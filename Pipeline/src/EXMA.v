==> flow/design.v <==
`timescale 1ns/1ps
module EXMA (
    input clk,
    input [31:0] NPC3in,
    output reg [31:0] NPC3out,
    input [31:0] NPC2in,
    output reg [31:0] NPC2out,
    input Flagin,
    input [31:0] Rtin,
    input [31:0] ALUOutin,
    input [31:0] IRin,
    output reg Flagout,
    output reg [31:0] Rtout,
    output reg [31:0] ALUOutout,
    output reg [31:0] IRout
);
    reg [31:0] NPC3;
    reg [31:0] NPC2;
    reg [31:0] Rt;
    reg [31:0] ALUOut;
    reg [31:0] IR;
    reg Flag;
    always @(posedge clk ) begin
        NPC3 <= NPC3in;
        NPC3out <= NPC3;
        NPC2 <= NPC2in;
        NPC2out <= NPC2;
        Rt <= Rtin;
        Rtout <= Rt;
        ALUOut <= ALUOutin;
        ALUOutout <= ALUOut;
        IR <= IRin;
        IRout <= IR;
        Flag <= Flagin;
        Flagout <= Flag;
    end
endmodule
== Reports on EXMA ==
The steps from the RTL of EXMA to its reports follow in flow order.
Line numbers count from 1 in the design file above.
Cell names lack the library's common part.
A cell with - has no value.
Design
  top module: EXMA
  clock input: clk
  cell library: sky130hd
  timing corner: tt_025C_1v80

== Word level ==
Counts by Yosys on the flattened word-level netlist (proc, flatten, opt, wreduce; memories kept). Register bits leave out memories and registers merged into their read ports (data or address); mux counts leave out enables and synchronous resets folded into registers. Print and check cells are left out. Cells with the same type and inputs are merged into one.
Storage and ports
  register bits after elaboration: 322
  bits in latches: 0
  RAM bits: 0
  ROM bits: 0
  clocked read ports x word width: 0
  memories: 0
  input port bits: 162
Operators by class
  $add $sub $neg: 0
  multipliers: 0
  divide/modulo/power cells: 0
  order comparisons: 0
  eq/ne operators: 0
  shift operators: 0
  mux-type cells: 0
  bitwise gates (word level): 0
  reductions and logical operators: 0

== Longest topological paths ==
Longest topological path by Yosys (ltp), each cell counted once; first at word level (registers and memories cut), then after technology mapping (sequential cells cut; the memories' decode and read muxes count).
Logic depth
  depth in word-level cells: 0
  ABC_AREA: 0
  depth in mapped cells: 0
  depth with buffers taken out: 0

== Mapped cells and area ==
Source: synth_stat.txt of the flow (Yosys; design flattened, memories mapped). It holds for the ABC_AREA given above (unset counts as 0); a run with the other value may have another netlist.
The area totals of this step are shown rounded.
Mapped netlist
  cells in the netlist: 322
  chip area (Yosys): 6450 sq um
  flip-flop cells: 322
  buffer cells: 0
Cells by type
  dfxtp_1: count 322, total area 6.45E+03 sq um

== Worst setup path after synthesis ==
OpenSTA on the mapped netlist: ideal clock, no wires. The path of least setup slack (recovery checks aside). Input and output delay are each 20% of the period. Register names are those of the netlist, which keeps one name where synthesis merged equal registers.
Timing post-synthesis
  path kind: register to output
  start point: reg ALUOutout[0]
  end point: out ALUOutout[0]
  period: 872 ps
  output delay: 174 ps
  launch time at the first pin: 0 ps
  data arrival time: 331 ps
  setup slack: 367 ps
  path delay: 331 ps
  stages: 1
  buffers on the path: 0
  synthesis period reached: 505 ps
"path delay" is the arrival time less input delay plus setup time.
At an output port there is no setup time.
"stages" counts driving pins, that of a launching flip-flop among them; a cell with two outputs on the path counts twice.
"synthesis period reached" is the clock period less the worst setup slack; recovery checks do not enter. This is arithmetic on one report: input and output delays are still those of the set period (20% each).
Between the ends, post-synthesis
  cell sequence: dfxtp_1
  length of the longest elaborated chain: 0
Ends and longest elaborated chain, post-synthesis
  start, declared: line 14  | output reg [31:0] ALUOutout,
  start, assigned: line 31  | ALUOutout <= ALUOut;
  end, declared: line 14

== Timing after layout ==
From the final timing report of entry A: the path of least setup slack in the routed layout; clock arrival at registers is part of the times.
The path's times are printed in steps of 10 ps; the period is the one set.
Timing post-layout
  path kind: register to output
  start point: reg ALUOutout[1]
  end point: out ALUOutout[1]
  period: 291 ps
  output delay: 60 ps
  launch time at the first pin: 520 ps
  data arrival time: 970 ps
  setup slack: -730 ps
  stages: 2
  buffers on the path: 1
Between the ends, post-layout
  cell sequence: dfxtp_2 -> buf_6
  length of the longest elaborated chain: 0
Ends and longest elaborated chain, post-layout
  start, declared: line 14  | output reg [31:0] ALUOutout,
  start, assigned: line 31  | ALUOutout <= ALUOut;
  end, declared: line 14

Subject: flow runs of EXMA

Hi,

Stored flow runs of EXMA (2 of them; Yosys, OpenROAD, sky130hd). They differ in their settings and are not a sequence. Constraints: input delay and output delay 20% of the set period each, output load 0.01 pF.
"reached clock period" means the clock period less the worst setup slack. The figure is calculated, with input and output delays left at 20% of the set period.
"critical path time" = time allowed to the worst setup path (clock period - input delay - output delay, where it has them) - its slack; a late launch clock adds to it, a late capture clock takes from it.
By "total design power" is meant OpenSTA's value without simulated activity: inputs other than the clock are taken to toggle once in ten clock periods, and the tool carries that through the logic.
"critical path time" is given in steps of 10 ps.
The results are shown rounded.

==> entry A: settings <==
{ "period_ns": 0.291, "CAP_MARGIN": 20, "CORE_MARGIN": 2, "CORE_UTILIZATION": 40, "SLEW_MARGIN": 20 }
==> entry A: results <==
total design power: 93.0 mW
die footprint: 17100 sq um
worst hold slack: -34 ps
synthesized cell area: 6450 sq um
total negative slack on setup checks: -133000 ps
setup slack of the worst path: -734 ps
reached clock period: 1025 ps
standard-cell area of the final layout: 11400 sq um
post-route utilization: 72.1 %
critical path time: 970 ps
class of the worst setup path: register to output

==> entry B: settings <==
{ "period_ns": 0.383, "CORE_UTILIZATION": 44, "SETUP_SLACK_MARGIN": 0.09, "PLACE_DENSITY_LB_ADDON": 0.24, "CELL_PAD_IN_SITES_DETAIL_PLACEMENT": 0, "CAP_MARGIN": 40, "SLEW_MARGIN": 10, "MAX_ROUTING_LAYER": "met4", "CORE_MARGIN": 2 }
==> entry B: results <==
total negative slack on setup checks: -107000 ps
setup slack of the worst path: -674 ps
standard-cell area of the final layout: 11400 sq um
total design power: 71.5 mW
worst hold slack: -15 ps
synthesized cell area: 6450 sq um
critical path time: 980 ps
class of the worst setup path: register to output
reached clock period: 1057 ps
post-route utilization: 79.0 %
die footprint: 15600 sq um

Regards
